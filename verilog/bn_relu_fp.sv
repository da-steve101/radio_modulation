==> flow/design.v <==
`timescale 1ns / 1ps
module bn_relu_fp
#(
  parameter NO_CH = 10,
  parameter BW_IN = 12,
  parameter BW_OUT = 12,
  parameter BW_A = 12,
  parameter BW_B = 12,
  parameter R_SHIFT = 6,
  parameter MAXVAL = -1,
  parameter DEBUG = 0
) (
   input 			  clk,
   input 			  rst,
   input 			  vld_in,
   input [NO_CH-1:0][BW_IN-1:0]   data_in,
   input [NO_CH-1:0][BW_A-1:0] 	  a,
   input [NO_CH-1:0][BW_B-1:0] 	  b,
   output 			  vld_out,
   output [NO_CH-1:0][BW_OUT-1:0] data_out
);
   reg [3:0] 		      vld_sr;
   localparam BITS_MAX = ( R_SHIFT > BW_A ) ? R_SHIFT : BW_A;
   assign vld_out = vld_sr[3];
   always @( posedge clk ) begin
      if ( rst ) begin
	 vld_sr <= 0;
      end else begin
	 vld_sr <= { vld_sr[2:0], vld_in };
      end
   end
   genvar 		      i;
   generate
      for ( i = 0; i < NO_CH; i++ ) begin
	 reg signed [BW_IN+BITS_MAX-1:0] mult_i, bias_i;
	 reg signed [BW_OUT-1:0] shift_i, relu_i;
	 reg 			 set_max, set_zero;
	 assign data_out[i] = relu_i;
	 always @( posedge clk ) begin
	    if ( DEBUG ) begin
	       $display( "vld_in = %x, data_in[%x] = %x, a[%x] = %x, b[%x] = %x, mult_i = %x, bias_i = %x, shift_i = %x, relu_i = %x",
			 vld_in, i, data_in[i], i, a[i], i, b[i], mult_i, bias_i, shift_i, relu_i );
	    end
	    mult_i <= $signed( a[i] ) * $signed( data_in[i] );
	    bias_i <= $signed(mult_i) + $signed(b[i]);
	    set_zero <= $signed( bias_i ) < 0;
	    set_max <= $signed( bias_i[BW_IN+BITS_MAX-1:R_SHIFT] ) > MAXVAL;
	    shift_i <= bias_i[BW_OUT+R_SHIFT-1:R_SHIFT];
	    if ( set_zero ) begin
	       relu_i <= 0;
	    end else if ( MAXVAL > 0 & set_max ) begin
	       relu_i <= MAXVAL;
	    end else begin
	       relu_i <= shift_i;
	    end
	 end
      end
   endgenerate
endmodule
Step by step through the tools: bn_relu_fp
The steps from the RTL of bn_relu_fp to its reports follow in flow order. Lines are those of the file above, counted from 1. The mark - stands for no value.

Top: bn_relu_fp. Clock port: clk. Standard-cell library: sky130hd. Timing corner: tt_025C_1v80.

Word-level counts
Counts by Yosys on the flattened word-level netlist (proc, flatten, opt, wreduce; memories kept). Register bits leave out memories and registers merged into their read ports (data or address); mux counts leave out enables and synchronous resets folded into registers. Print and check cells are left out. Cells with the same type and inputs are merged into one.

Under flip-flop bits (word level) stands 734. The figure for latch bits is 0. RAM bits: 0. Memory bits (read-only): 0. The entry for word width x clocked read ports reads 0. For memories the number is 0. The entry for input port bits reads 363. Under output and inout bits stands 121. The entry for elaborated cells reads 81.

Add/subtract/negate cells: 10. For $mul the number is 10. Divide/modulo/power cells: 0. The figure for order comparisons is 10. Equal/unequal tests: 0. The entry for shifts and indexed selects reads 0. For muxes and demuxes the number is 0. For bitwise gates (word level) the number is 0. The figure for reduce/logical cells is 0.

Operator list (count): 12-bit by 12-bit multiplier with 24-bit output (10); 24-bit by 1-bit less-than comparator with 1-bit output with constant B (10); 24-bit by 12-bit adder with 24-bit output (10).

Depth
Depth = most cells in a row (Yosys ltp): at word level without a register or memory, in the mapped netlist without a sequential cell, where the memories' decode and read muxes count.

Under depth after elaboration stands 1. Under ABC_AREA stands 0. The figure for gate-level depth with buffers is 22. Mapped depth without buffers: 21.

Netlist
Yosys stat after the flow's synthesis: flattened, memories mapped to cells. It holds for the ABC_AREA given above (unset counts as 0); a run with the other value may have another netlist. The area totals of this step are shown rounded.

Cell types: sky130_fd_sc_hd__fa_1 (count 1380, area in all 2.76E+04 µm²); sky130_fd_sc_hd__dfxtp_1 (count 624, area in all 1.25E+04 µm²); sky130_fd_sc_hd__ha_1 (count 730, area in all 9133.76 µm²); sky130_fd_sc_hd__inv_1 (count 1690, area in all 6.34E+03 µm²); sky130_fd_sc_hd__nand2_1 (count 981, area in all 3.68E+03 µm²); sky130_fd_sc_hd__and2_1 (count 443, area in all 2.77E+03 µm²); sky130_fd_sc_hd__xnor2_1 (count 280, area in all 2.45E+03 µm²); sky130_fd_sc_hd__nor2b_1 (count 173, area in all 1.08E+03 µm²); sky130_fd_sc_hd__nor2_1 (count 275, area in all 1032.24 µm²); sky130_fd_sc_hd__clkbuf_1 (count 240, area in all 900.864 µm²); sky130_fd_sc_hd__a21oi_1 (count 178, area in all 890.854 µm²); sky130_fd_sc_hd__xor2_1 (count 55, area in all 481.712 µm²); sky130_fd_sc_hd__o21ai_0 (count 94, area in all 470.451 µm²); sky130_fd_sc_hd__nand2b_1 (count 72, area in all 450.432 µm²); sky130_fd_sc_hd__a21o_1 (count 53, area in all 397.882 µm²); sky130_fd_sc_hd__o21a_1 (count 49, area in all 367.853 µm²); sky130_fd_sc_hd__nor3_1 (count 65, area in all 325.312 µm²); sky130_fd_sc_hd__nand3_1 (count 45, area in all 225.216 µm²).

Other cell types: 51; their cells: 311.

The entry for cell count reads 7738. For mapped area the number is 0.0735 mm². The figure for sequential part of the area is 0.0125 mm². The figure for flip-flops is 624. Buffer cells: 241.

Timing after synthesis
Source: OpenSTA report_checks on the synthesized netlist (no wires, ideal clock, input and output delay 20% of the period each), path of least setup slack; recovery checks are left aside. Register names are those of the netlist, which keeps one name where synthesis merged equal registers.

Path kind: input port to flip-flop. Start: input port data_in. End: register genblk1[9].mult_i[23]. Under clock period stands 13.4 ns. Under external input delay stands 2.680 ns. The entry for library setup time reads 0.120 ns. The entry for time at the first pin reads 2.680 ns. The figure for arrival time is 7.528 ns. The figure for data required time is 13.280 ns. For slack the number is 5.751 ns. The entry for path delay reads 4.968 ns. Driving pins on the path: 21. The entry for path buffers reads 1. Under period reached after synthesis stands 7.649 ns.

"path delay" = arrival - input delay + setup time. "driving pins on the path" counts driving pins, that of a launching flip-flop among them; a cell with two outputs on the path counts twice. "period reached after synthesis" = period - worst setup slack (recovery checks aside). The figure is calculated, with input and output delays left at 20% of the set period. An end named without its bit number is one bit of that signal or, where synthesis recoded a state register, one of its new flip-flops. Between the ends stands the longest chain of elaborated cells between them, by number of cells; it is not shown to be the way that was timed. Of several equally long chains one is given. Each line given opens the expression or statement behind the cell; cells for indexed reads and writes are added by Yosys, which also makes memories of some case tables.

Cells stage by stage: sky130_fd_sc_hd__clkbuf_1 sky130_fd_sc_hd__nand2_1 sky130_fd_sc_hd__inv_1 sky130_fd_sc_hd__fa_1 sky130_fd_sc_hd__inv_1 sky130_fd_sc_hd__fa_1 sky130_fd_sc_hd__fa_1 sky130_fd_sc_hd__inv_1 sky130_fd_sc_hd__fa_1 sky130_fd_sc_hd__inv_1 sky130_fd_sc_hd__fa_1 sky130_fd_sc_hd__inv_1 sky130_fd_sc_hd__ha_1 sky130_fd_sc_hd__or3_1 sky130_fd_sc_hd__a311o_1 sky130_fd_sc_hd__o211ai_1 sky130_fd_sc_hd__a31oi_1 sky130_fd_sc_hd__and4_1 sky130_fd_sc_hd__a2111oi_4 sky130_fd_sc_hd__a21oi_1 sky130_fd_sc_hd__xnor2_1. The figure for cells in the longest elaborated chain is 1. The figure for elaborated cells between the ends (all ways) is 1. The entry for source lines of those cells reads 1. Classes of those cells: 1 x mul.

Ends and longest elaborated chain, post-synthesis: start, declared (RTL line 16) `input [NO_CH-1:0][BW_IN-1:0]   data_in,`; 12-bit by 12-bit multiplier with 24-bit output (RTL line 44) `mult_i <= $signed( a[i] ) * $signed( data_in[i] );`; end, assigned (RTL line 44); end, declared (RTL line 35) `reg signed [BW_IN+BITS_MAX-1:0] mult_i, bias_i;`.

Worst path after layout
From the final timing report of run 1: the path of least setup slack in the routed layout; clock arrival at registers is part of the times.

Path kind: input port to flip-flop. Start: input port a. End: register genblk1[4].mult_i[23]. Under clock period stands 8.26 ns. Under external input delay stands 1.65 ns. The entry for library setup time reads 0.12 ns. The entry for time at the first pin reads 1.65 ns. The figure for arrival time is 7.55 ns. The figure for data required time is 8.80 ns. For slack the number is 1.25 ns. Driving pins on the path: 20. The entry for path buffers reads 1.

An end named without its bit number is one bit of that signal or, where synthesis recoded a state register, one of its new flip-flops. Between the ends stands the longest chain of elaborated cells between them, by number of cells; it is not shown to be the way that was timed. Of several equally long chains one is given.

Cells stage by stage: sky130_fd_sc_hd__clkdlybuf4s50_1 sky130_fd_sc_hd__nand2_1 sky130_fd_sc_hd__fa_1 sky130_fd_sc_hd__fa_1 sky130_fd_sc_hd__fa_1 sky130_fd_sc_hd__inv_1 sky130_fd_sc_hd__fa_1 sky130_fd_sc_hd__inv_1 sky130_fd_sc_hd__fa_1 sky130_fd_sc_hd__inv_1 sky130_fd_sc_hd__ha_1 sky130_fd_sc_hd__and2_1 sky130_fd_sc_hd__o21ai_0 sky130_fd_sc_hd__a31oi_1 sky130_fd_sc_hd__nor2_1 sky130_fd_sc_hd__o21ai_1 sky130_fd_sc_hd__o41ai_1 sky130_fd_sc_hd__o2111ai_1 sky130_fd_sc_hd__o31ai_1 sky130_fd_sc_hd__xnor2_1. The figure for cells in the longest elaborated chain is 1. The figure for elaborated cells between the ends (all ways) is 1. The entry for source lines of those cells reads 1. Classes of those cells: 1 x mul.

Ends and longest elaborated chain, post-layout: start, declared (RTL line 17) `input [NO_CH-1:0][BW_A-1:0] a,`; 12-bit by 12-bit multiplier with 24-bit output (RTL line 44) `mult_i <= $signed( a[i] ) * $signed( data_in[i] );`; end, assigned (RTL line 44); end, declared (RTL line 35) `reg signed [BW_IN+BITS_MAX-1:0] mult_i, bias_i;`.

==> results <==
Measured results for bn_relu_fp: 2 stored runs of the Yosys and OpenROAD flow on sky130hd. The settings differ; the order carries no meaning. The constraints put input and output delay at 20% of the set period each and load the outputs with 0.01 pF. "period achieved" means the clock period less the worst setup slack. The figure is calculated, with input and output delays left at 20% of the set period. "time used up by the worst setup path" is the time allowed to the run's worst setup path (the clock period less input and output delay, where it has them) less its slack. Clock arrival times count: a late capture clock shortens it, a late launch clock lengthens it. "power consumption" is the tool's figure for a default switching activity; nothing was simulated. The measured numbers are rounded.

Run 1 has these settings: period_ns 8.26; CORE_UTILIZATION 23; PLACE_DENSITY 0.62; CORE_ASPECT_RATIO 1.23; CELL_PAD_IN_SITES_GLOBAL_PLACEMENT 2; CELL_PAD_IN_SITES_DETAIL_PLACEMENT 1; CTS_CLUSTER_SIZE 91; MIN_ROUTING_LAYER met1; MAX_ROUTING_LAYER met5; CAP_MARGIN 20; CORE_MARGIN 2; SLEW_MARGIN 20. The area of the die reads 0.324 mm². The measured final worst hold slack is 0.301 ns. The post-route utilization reads 26.9 %. The measured std-cell area (final layout) is 0.0857 mm². The measured power consumption is 37.0 mW. The time used up by the worst setup path is 5.36 ns. Kind of the worst setup path: input port to flip-flop. For the synthesis area the run shows 0.0735 mm². The period achieved stands at 7.013 ns. For the setup total negative slack the run shows 0.000 ns. The setup slack of the worst path reads 1.25 ns.

Run 2 has these settings: period_ns 6.26; CORE_UTILIZATION 68; SETUP_SLACK_MARGIN -0.27; PLACE_DENSITY_LB_ADDON 0.27; CORE_ASPECT_RATIO 1.62; TNS_END_PERCENT 60; ABC_AREA 0; GPL_TIMING_DRIVEN 1; CTS_CLUSTER_SIZE 65; SLEW_MARGIN 35; CAP_MARGIN 20; CORE_MARGIN 2. The area of the die reads 0.111 mm². The measured final worst hold slack is 0.315 ns. The post-route utilization reads 82.2 %. The measured std-cell area (final layout) is 0.0881 mm². The measured power consumption is 53.3 mW. The time used up by the worst setup path is 5.12 ns. Kind of the worst setup path: input port to flip-flop. For the synthesis area the run shows 0.0735 mm². The period achieved stands at 6.370 ns. For the setup total negative slack the run shows -0.110 ns. The setup slack of the worst path reads -0.110 ns.
