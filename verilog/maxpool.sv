==> flow/design.v <==
`timescale 1ns / 1ps
module maxpool
#(
  parameter NO_CH = 10,
  parameter BW_IN = 12,
  parameter SER_BW = 4
) (
   input 			  clk,
   input 			  rst,
   input 			  vld_in,
   input [NO_CH-1:0][SER_BW-1:0]  data_in,
   output 			  vld_out,
   output [NO_CH-1:0][BW_IN-1:0] data_out
);
   localparam integer BUF_CYC = 1 << (1 + $clog2(BW_IN) - $clog2(SER_BW ));
   localparam integer DATA_SIZE = (BUF_CYC*SER_BW) >> 1;
   localparam integer BUF_SIZE = BUF_CYC*SER_BW;
   localparam integer CNTR_SIZE = $clog2( BUF_CYC );
   localparam LATENCY = 3;
   reg [NO_CH-1:0][BUF_SIZE-1:0]  input_buffer;
   reg [NO_CH-1:0]		  max_flag;
   reg [NO_CH-1:0][BW_IN-1:0] 	  max_x;
   reg [CNTR_SIZE:0] 		  cntr_vld;
   reg [LATENCY-1:0] 		  vld_sr;
   assign vld_out = vld_sr[LATENCY-1];
   assign data_out = max_x;
   genvar 			  i;
   generate
      for ( i = 0; i < NO_CH; i++ ) begin
	 reg [BUF_SIZE-1:0]  dly;
	 always @( posedge clk ) begin
	    if ( vld_in ) begin
	       if ( SER_BW == 2*BW_IN ) begin
		  input_buffer[i] <= data_in[i];
	       end else begin
		  input_buffer[i] <= { data_in[i], input_buffer[i][(BUF_SIZE-1):SER_BW] };
	       end
	    end
	    dly <= input_buffer[i];
	    if ( max_flag[i] ) begin
	       max_x[i] <= dly[BW_IN-1+DATA_SIZE:DATA_SIZE];
	    end else begin
	       max_x[i] <= dly[BW_IN-1:0];
	    end
	    max_flag[i] <= $signed( input_buffer[i][BW_IN-1+DATA_SIZE:DATA_SIZE] ) >= $signed( input_buffer[i][BW_IN-1:0] );
	 end
      end
   endgenerate
   always @( posedge clk ) begin
      if ( rst ) begin
	 cntr_vld <= 0;
	 vld_sr <= 0;
      end else begin
	 vld_sr[LATENCY-1:1] <= vld_sr[LATENCY-2:0];
	 if ( vld_in ) begin
	    if ( cntr_vld == BUF_CYC - 1 ) begin
	       cntr_vld <= 0;
	       vld_sr[0] <= 1;
	    end else begin
	       cntr_vld <= cntr_vld + 1;
	       vld_sr[0] <= 0;
	    end
	 end else begin
	    vld_sr[0] <= 0;
	 end
      end
   end
endmodule
==> Tool chain data of maxpool <==
The steps from the RTL of maxpool to its reports follow in flow order.
Lines are those of the file above, counted from 1.
Operators carry their Yosys type and port widths (W data, S select, Z words).
{ "design": {"top": "maxpool", "clk_port": "clk", "lib": "sky130hd", "pvt_corner": "tt_025C_1v80"} }

==> Word level <==
Yosys after proc, flatten, opt, wreduce and memory -nomap, before mapping. Enables and synchronous resets that opt folds into registers are not counted as muxes. Memory bits, and registers merged into a memory's read port (data or address), are not among the register bits. Print and check cells are not counted. Equal cells are merged and count once.
{ "word_totals": {"word_cells": 69, "input_bits": 43, "output_inout_bits": 121, "ff_bits": 737} }
{ "classes": {"n_cmp": 10, "mux": 12, "n_addsub": 1, "bitwise": 1, "n_eq": 1, "reduce_and_logical": 1} }
{ "op_table": {"columns": ["cell", "n"], "rows": [
  ["$ge A12 B12 Y1", 10],
  ["$mux W12", 10],
  ["$add A4 B1 Y4 const B", 1],
  ["$eq A4 B3 Y1 const B", 1],
  ["$mux W4", 1],
  ["$reduce_or A2 Y1", 1],
  ["$not A1 Y1", 1],
  ["$mux W1", 1]
]} }

==> Logic depth <==
Longest topological path by Yosys (ltp), each cell counted once; first at word level (registers and memories cut), then after technology mapping (sequential cells cut; the memories' decode and read muxes count).
{ "logic_depth": {"ltp_word": 2, "abc_area": 0, "ltp_mapped": 7, "ltp_nobuf": 7} }

==> Netlist <==
Source: synth_stat.txt of the flow (Yosys; design flattened, memories mapped). It holds for the ABC_AREA given above (unset counts as 0); a run with the other value may have another netlist.
{ "by_type": {"columns": ["cell", "n", "type_area_um2"], "rows": [
  ["sky130_fd_sc_hd__edfxtp_1", 320, 9.61E+03],
  ["sky130_fd_sc_hd__dfxtp_1", 377, 7.55E+03],
  ["sky130_fd_sc_hd__ha_1", 121, 1.51E+03],
  ["sky130_fd_sc_hd__mux2_2", 125, 1407.6],
  ["sky130_fd_sc_hd__inv_1", 126, 472.954],
  ["sky130_fd_sc_hd__a21oi_1", 34, 170.163],
  ["sky130_fd_sc_hd__a21o_1", 15, 112.608],
  ["sky130_fd_sc_hd__nand4_1", 11, 68.816],
  ["sky130_fd_sc_hd__nor2b_1", 11, 68.816],
  ["sky130_fd_sc_hd__a211oi_1", 9, 67.565],
  ["sky130_fd_sc_hd__nor2_1", 14, 52.55],
  ["sky130_fd_sc_hd__and4_4", 4, 45.043],
  ["sky130_fd_sc_hd__nand3_1", 9, 45.043],
  ["sky130_fd_sc_hd__a222oi_1", 4, 40.038],
  ["sky130_fd_sc_hd__o211a_1", 4, 40.038],
  ["sky130_fd_sc_hd__o21ai_0", 8, 40.038],
  ["sky130_fd_sc_hd__or4b_1", 4, 40.038],
  ["sky130_fd_sc_hd__buf_1", 10, 37.536]
]} }
Other cell types: 15; their cells: 45.
{ "synth_totals": {"synth_area_um2": 21662.0, "flip_flops": 697, "n_buf": 10, "cell_count": 1251, "seqArea_um2": 17156.5} }

==> Path before layout <==
OpenSTA on the mapped netlist: ideal clock, no wires. The path of least setup slack (recovery checks aside). Input and output delay are each 20% of the period. Register names are those of the netlist, which keeps one name where synthesis merged equal registers.
{ "synth_timing": {"path_type": "register to register", "start": "reg input_buffer", "end": "reg max_flag[5]", "period_ns": 1.89, "path_stages": 7, "arrival_time_ns": 1.677, "required_ns": 1.769, "setup_time_ns": 0.121, "slack_ns": 0.092, "path_delay_ns": 1.798, "launch_ns": 0.000, "path_buffers": 0, "synth_period_reached_ns": 1.798} }
"path_delay_ns" = arrival - input delay + setup time.
"path_stages": output pins that drive a net of the path, with the launching flip-flop's if there is one; two outputs of one cell count as two.
"synth_period_reached_ns" is the clock period less the worst setup slack; recovery checks do not enter. This is arithmetic on one report: input and output delays are still those of the set period (20% each).
An end named without its bit number is one bit of that signal or, where synthesis recoded a state register, one of its new flip-flops.
The rows between start and end are the longest chain of elaborated cells between them; the timing report does not say that the signal goes this way. Where chains are equally long, one stands for them.
Each line given opens the expression or statement behind the cell; cells for indexed reads and writes are added by Yosys, which also makes memories of some case tables.
{ "synth_via": {"path_cell_list": "sky130_fd_sc_hd__edfxtp_1 > sky130_fd_sc_hd__ha_1 > sky130_fd_sc_hd__and4_4 > sky130_fd_sc_hd__nand2_2 > sky130_fd_sc_hd__nor3_1 > sky130_fd_sc_hd__or4b_1 > sky130_fd_sc_hd__mux2_2", "elab_chain_len": 1, "cells_between": 1, "cone_lines": 1, "cone_classes": "1 x compare"} }
{ "synth_lines": {"columns": ["item", "line", "source"], "rows": [
  ["start: declaration", 20, "reg [NO_CH-1:0][BUF_SIZE-1:0]  input_buffer;"],
  ["start: assignment", 36, "input_buffer[i] <= { data_in[i], input_buffer[i][(BUF_SIZE-1):SER_BW] };"],
  ["$ge A12 B12 Y1", 45, "max_flag[i] <= $signed( input_buffer[i][BW_IN-1+DATA_SIZE:DATA_SIZE] ) >= $signed( input_buffer[i][BW_IN-1:0] ..."],
  ["end: assignment", 45, null],
  ["end: declaration", 21, "reg [NO_CH-1:0] max_flag;"]
]} }

==> Worst path after layout <==
Path of least setup slack in the final report of flow run 1 (OpenROAD, finished layout, wires in). Where an end is a register, its clock arrival counts in the times.
{ "layout_timing": {"path_type": "register to register", "start": "reg input_buffer", "end": "reg max_flag[3]", "slack_ns": -0.02, "path_buffers": 0, "required_ns": 2.77, "period_ns": 2.35, "setup_time_ns": 0.16, "arrival_time_ns": 2.79, "path_stages": 7, "launch_ns": 0.58} }
An end named without its bit number is one bit of that signal or, where synthesis recoded a state register, one of its new flip-flops.
The rows between start and end are the longest chain of elaborated cells between them; the timing report does not say that the signal goes this way. Where chains are equally long, one stands for them.
{ "layout_via": {"path_cell_list": "sky130_fd_sc_hd__edfxtp_1 > sky130_fd_sc_hd__inv_1 > sky130_fd_sc_hd__ha_1 > sky130_fd_sc_hd__a21o_1 > sky130_fd_sc_hd__a2111oi_0 > sky130_fd_sc_hd__o211a_1 > sky130_fd_sc_hd__a222oi_1", "elab_chain_len": 1, "cells_between": 1, "cone_lines": 1, "cone_classes": "1 x compare"} }
{ "layout_lines": {"columns": ["item", "line", "source"], "rows": [
  ["start: declaration", 20, "reg [NO_CH-1:0][BUF_SIZE-1:0]  input_buffer;"],
  ["start: assignment", 36, "input_buffer[i] <= { data_in[i], input_buffer[i][(BUF_SIZE-1):SER_BW] };"],
  ["$ge A12 B12 Y1", 45, "max_flag[i] <= $signed( input_buffer[i][BW_IN-1+DATA_SIZE:DATA_SIZE] ) >= $signed( input_buffer[i][BW_IN-1:0] ..."],
  ["end: assignment", 45, null],
  ["end: declaration", 21, "reg [NO_CH-1:0] max_flag;"]
]} }

Wiki page: maxpool / flow data

Design maxpool on sky130hd. What follows are 2 stored runs of the flow, each under its own settings; their order means nothing. The constraints put input and output delay at 20% of the set period each and load the outputs with 0.01 pF.
"achievedPeriod_ns" = clock period - worst setup slack. The figure is calculated, with input and output delays left at 20% of the set period.
By "worstPathTime_ns" is meant the share of the clock period that the worst setup path is allowed (20% is reserved at inputs, 20% at outputs), minus its slack. Clock arrival times at its registers enter into it.
"totalPower_mw": no workload was simulated; the value follows from the tool's default switching activity.

Flow run 1
==> flow/run.sh <==
#!/bin/bash
# the make line also repeats the synthesis and layout settings of config.mk as NAME=value (left out here)
make -C /OpenROAD-flow-scripts/flow DESIGN_CONFIG=/design/flow/config.mk WORK_HOME=/design/flow/orfs CLKGATE_MAP_FILE= finish
==> flow/config.mk <==
export PLATFORM = sky130hd
export DESIGN_NAME = maxpool
export DESIGN_NICKNAME = maxpool
export VERILOG_FILES = /design/flow/design.v
export SDC_FILE = /design/flow/constraint.sdc
export NUM_CORES = 4
export LEC_CHECK = 0
export CAP_MARGIN = 15
export CORE_MARGIN = 10
export CORE_UTILIZATION = 70
export CTS_CLUSTER_DIAMETER = 148
export GPL_ROUTABILITY_DRIVEN = 1
export MAX_ROUTING_LAYER = met4
export MIN_ROUTING_LAYER = met2
export PLACE_DENSITY_LB_ADDON = 0.29
export SETUP_SLACK_MARGIN = -0.18
export SLEW_MARGIN = 15
==> flow/constraint.sdc <==
create_clock -name core_clock -period 2.35 [get_ports {clk}]
set_input_delay 0.4700 -clock core_clock [delete_from_list [all_inputs] [get_ports {clk}]]
set_output_delay 0.4700 -clock core_clock [all_outputs]
set_load 0.01 [all_outputs]

==> results of flow run 1, as JSON <==
{
  "worstPathTime_ns": 2.37,
  "worst_setup_path_type": "register to register",
  "timing.setup.tns_ns": -0.020,
  "achievedPeriod_ns": 2.370,
  "finalUtil_frac": 0.844,
  "ys_area_um2": 21662.0,
  "hold_ws_ns": 0.327,
  "total_die_area_um2": 38382.7,
  "setup_ws_ns": -0.020,
  "totalPower_mw": 26.030,
  "stdcell_area_um2": 25814.8
}

Flow run 2
==> flow/run.sh <==
#!/bin/bash
# the make line also repeats the synthesis and layout settings of config.mk as NAME=value (left out here)
make -C /OpenROAD-flow-scripts/flow DESIGN_CONFIG=/design/flow/config.mk WORK_HOME=/design/flow/orfs CLKGATE_MAP_FILE= finish
==> flow/config.mk <==
export PLATFORM = sky130hd
export DESIGN_NAME = maxpool
export DESIGN_NICKNAME = maxpool
export VERILOG_FILES = /design/flow/design.v
export SDC_FILE = /design/flow/constraint.sdc
export NUM_CORES = 4
export LEC_CHECK = 0
export CAP_MARGIN = 20
export CELL_PAD_IN_SITES_DETAIL_PLACEMENT = 1
export CORE_ASPECT_RATIO = 1.0
export CORE_MARGIN = 2
export CORE_UTILIZATION = 31
export CTS_CLUSTER_DIAMETER = 23
export PLACE_DENSITY = 0.63
export SLEW_MARGIN = 40
==> flow/constraint.sdc <==
create_clock -name core_clock -period 1.45 [get_ports {clk}]
set_input_delay 0.2900 -clock core_clock [delete_from_list [all_inputs] [get_ports {clk}]]
set_output_delay 0.2900 -clock core_clock [all_outputs]
set_load 0.01 [all_outputs]

==> results of flow run 2, as JSON <==
{
  "hold_ws_ns": 0.116,
  "achievedPeriod_ns": 1.968,
  "total_die_area_um2": 72009.0,
  "worstPathTime_ns": 1.97,
  "worst_setup_path_type": "register to register",
  "setup_ws_ns": -0.518,
  "timing.setup.tns_ns": -3.346,
  "stdcell_area_um2": 33588.5,
  "ys_area_um2": 21662.0,
  "totalPower_mw": 70.367,
  "finalUtil_frac": 0.487
}
